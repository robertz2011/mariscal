==> flow/design.v <==
package p_common;
    typedef enum bit[2:0] {
		SHIFT_SHL,
		SHIFT_SHR,
		SHIFT_ASL,
		SHIFT_ASR,
		SHIFT_ROL,
		SHIFT_ROR,
		SHIFT_INVALID
	} e_shift_type;
    typedef struct packed {
        e_shift_type shift_type;
        bit[4:0] amount;
    } s_shift;
endpackage
module m_control_fetch(
    input clk,
    input nrst,
    output reg busy,
    input[31:0] pc,
    output reg[31:0] instruction,
    output reg[31:0] mem_addr,
    input[31:0] mem_data,
    output enable,
    input ready,
);
    assign enable = busy;
    always @(posedge clk or negedge nrst) begin
        if (!nrst) begin
            mem_addr <= 32'b0;
            instruction <= 32'b0;
            busy <= 0;
        end
        else begin
            if (!busy) begin
                busy <= 1;
                mem_addr <= pc;
            end
            else if (ready) begin
                    instruction <= mem_data;
                    busy <= 0;
            end
        end
    end
endmodule
## Reports on m_control_fetch

What the tools print for m_control_fetch, step after step.
Lines are those of the file above, counted from 1.
Cell names lack the library's common part.
The mark n/a stands for no value.

| set-up | value |
|---|---|
| top | m_control_fetch |
| clock input | clk |
| library | sky130hd |
| corner | tt_025C_1v80 |

## After elaboration

Counts by Yosys on the flattened word-level netlist (proc, flatten, opt, wreduce; memories kept). Register bits leave out memories and registers merged into their read ports (data or address); mux counts leave out enables and synchronous resets folded into registers. Print and check cells are left out. Cells with the same type and inputs are merged into one.

| storage and ports | value |
|---|---|
| register bits after elaboration | 65 |
| latch bits | 0 |
| RAM bits | 0 |
| memory bits (read-only) | 0 |
| clocked read ports x word width | 0 |
| memories kept | 0 |
| input bits | 67 |
| output and inout bits | 66 |
| cells after elaboration | 6 |

| cells by class | value |
|---|---|
| add/sub/neg operators | 0 |
| multipliers | 0 |
| div/mod/pow operators | 0 |
| order comparisons | 0 |
| eq/ne operators | 0 |
| shift operators | 0 |
| muxes and demuxes | 2 |
| bitwise gates (word level) | 0 |
| reductions and logical operators | 1 |

Operator list:

| kind | number |
|---|---|
| AND reduction 2 bit | 1 |
| two-way mux 1 bit | 2 |

## Longest topological paths

Yosys ltp: most cells in a row. Word level: on the elaborated netlist, between registers, memories and ports. Mapped: between sequential cells and ports; inverters and the memories' decode and read muxes count.

| depth | value |
|---|---|
| depth in word-level cells | 2 |
| ABC_AREA | 0 |
| mapped depth | 4 |
| mapped depth without buffers | 2 |

## Netlist

Source: synth_stat.txt of the flow (Yosys; design flattened, memories mapped). It holds for the ABC_AREA given above (unset counts as 0); a run with the other value may have another netlist.
The area totals of this step are shown rounded.

Cells by type:

| type | number | total area (um^2) |
|---|---|---|
| dfrtp_1 | 65 | 1626.56 |
| mux2_4 | 29 | 435.418 |
| mux2_2 | 35 | 394.128 |
| buf_6 | 3 | 33.782 |
| buf_2 | 3 | 15.014 |
| buf_4 | 2 | 15.014 |
| nand2_4 | 1 | 11.261 |

| synthesis totals | value |
|---|---|
| mapped cells | 138 |
| chip area (Yosys) | 2500 um^2 |
| sequential area | 1600 um^2 |
| flip-flops | 65 |
| buffer cells | 8 |

## Path before layout

OpenSTA on the mapped netlist: ideal clock, no wires. The path of least setup slack (recovery checks aside). Input and output delay are each 20% of the period. Register names are those of the netlist, which keeps one name where synthesis merged equal registers.

| timing path post-synthesis | value |
|---|---|
| kind | register to register |
| start point | register busy |
| end point | register instruction[0] |
| clock period | 1290 ps |
| library setup time | 125 ps |
| launch time at the first pin | 0 ps |
| arrival time | 1134 ps |
| data required time | 1165 ps |
| slack | 31 ps |
| path delay | 1259 ps |
| stages on the path | 5 |
| buffers on the path | 2 |
| period reached after synthesis | 1259 ps |

"path delay" is the arrival time less input delay plus setup time.
"stages on the path": output pins that drive a net of the path, with the launching flip-flop's if there is one; two outputs of one cell count as two.
"period reached after synthesis" = period - worst setup slack (recovery checks aside). The figure is calculated, with input and output delays left at 20% of the set period.
Between the ends stands the longest chain of elaborated cells between them, by number of cells; it is not shown to be the way that was timed. Of several equally long chains one is given.
A line is the first line of the expression or statement that the cell stems from. Yosys adds cells for indexed reads and writes and turns some case tables into memories.
A register here has more assigning lines than the two given.

| between the ends, post-synthesis | value |
|---|---|
| cell sequence | dfrtp_1 buf_4 nand2_4 buf_6 mux2_4 |
| cells in the longest elaborated chain | 1 |
| elaborated cells between the ends (all ways) | 1 |
| source lines of those cells | 0 |
| classes of those cells | reduce/logical: 1 |

RTL lines, path post-synthesis:

| what | RTL line | text |
|---|---|---|
| start, declared | 19 | `output reg busy,` |
| start, assigned | 32 | `busy <= 0;` |
| start, assigned | 36 | `busy <= 1;` |
| AND reduction 2 bit | n/a |  |
| end, assigned | 31 | `instruction <= 32'b0;` |
| end, assigned | 40 | `instruction <= mem_data;` |
| end, declared | 21 | `output reg[31:0] instruction,` |

## Worst path after layout

From the final timing report of record 1: the path of least setup slack in the routed layout; clock arrival at registers is part of the times.
The path's times are printed in steps of 10 ps; the period is the one set.

| timing path post-layout | value |
|---|---|
| kind | register to register |
| start point | register busy |
| end point | register instruction[23] |
| clock period | 1130 ps |
| library setup time | 110 ps |
| launch time at the first pin | 320 ps |
| arrival time | 1450 ps |
| data required time | 1340 ps |
| slack | -100 ps |
| stages on the path | 5 |
| buffers on the path | 2 |

Between the ends stands the longest chain of elaborated cells between them, by number of cells; it is not shown to be the way that was timed. Of several equally long chains one is given.
A register here has more assigning lines than the two given.

| between the ends, post-layout | value |
|---|---|
| cell sequence | dfrtp_1 buf_6 nand2_8 clkbuf_16 mux2_4 |
| cells in the longest elaborated chain | 1 |
| elaborated cells between the ends (all ways) | 1 |
| source lines of those cells | 0 |
| classes of those cells | reduce/logical: 1 |

RTL lines, path post-layout:

| what | RTL line | text |
|---|---|---|
| start, declared | 19 | `output reg busy,` |
| start, assigned | 32 | `busy <= 0;` |
| start, assigned | 36 | `busy <= 1;` |
| AND reduction 2 bit | n/a |  |
| end, assigned | 31 | `instruction <= 32'b0;` |
| end, assigned | 40 | `instruction <= mem_data;` |
| end, declared | 21 | `output reg[31:0] instruction,` |

Wiki page: m_control_fetch / flow data

Record of 2 stored runs of the RTL-to-layout flow on m_control_fetch, platform sky130hd. The runs are unordered. Constraints: input delay and output delay 20% of the set period each, output load 0.01 pF.
"period achieved" means the clock period less the worst setup slack. The figure is calculated, with input and output delays left at 20% of the set period.
"allowed time less slack (worst setup path)" = time allowed to the worst setup path (clock period - input delay - output delay, where it has them) - its slack; a late launch clock adds to it, a late capture clock takes from it.
By "power consumption" is meant OpenSTA's value without simulated activity: inputs other than the clock are taken to toggle once in ten clock periods, and the tool carries that through the logic.
"allowed time less slack (worst setup path)" is given in steps of 10 ps.
Measured values are rounded.

#### Record 1

| setting | value |
|---|---|
| period_ns | `1.13` |
| CORE_UTILIZATION | `46` |
| SETUP_SLACK_MARGIN | `0.23` |
| PLACE_DENSITY_LB_ADDON | `0.07` |
| CORE_ASPECT_RATIO | `1.99` |
| ABC_AREA | `0` |
| CTS_CLUSTER_SIZE | `20` |
| CAP_MARGIN | `5` |
| MIN_ROUTING_LAYER | `met1` |
| CORE_MARGIN | `2` |
| SLEW_MARGIN | `20` |

| result | value |
|---|---|
| synthesized cell area | 2500 um^2 |
| power consumption | 6200 uW |
| period achieved | 1234 ps |
| standard-cell area after layout | 4100 um^2 |
| setup total negative slack | -4100 ps |
| setup slack of the critical path | -100 ps |
| allowed time less slack (worst setup path) | 1230 ps |
| worst setup path kind | register to register |
| utilization | 76 % |
| total die area | 6100 um^2 |

#### Record 2

| setting | value |
|---|---|
| period_ns | `1.32` |
| CORE_UTILIZATION | `43` |
| CAP_MARGIN | `20` |
| CORE_MARGIN | `2` |
| SLEW_MARGIN | `20` |

| result | value |
|---|---|
| synthesized cell area | 2500 um^2 |
| power consumption | 5300 uW |
| period achieved | 1279 ps |
| standard-cell area after layout | 4100 um^2 |
| setup total negative slack | 0 ps |
| setup slack of the critical path | 41 ps |
| allowed time less slack (worst setup path) | 1010 ps |
| worst setup path kind | register to output |
| utilization | 73 % |
| total die area | 6500 um^2 |
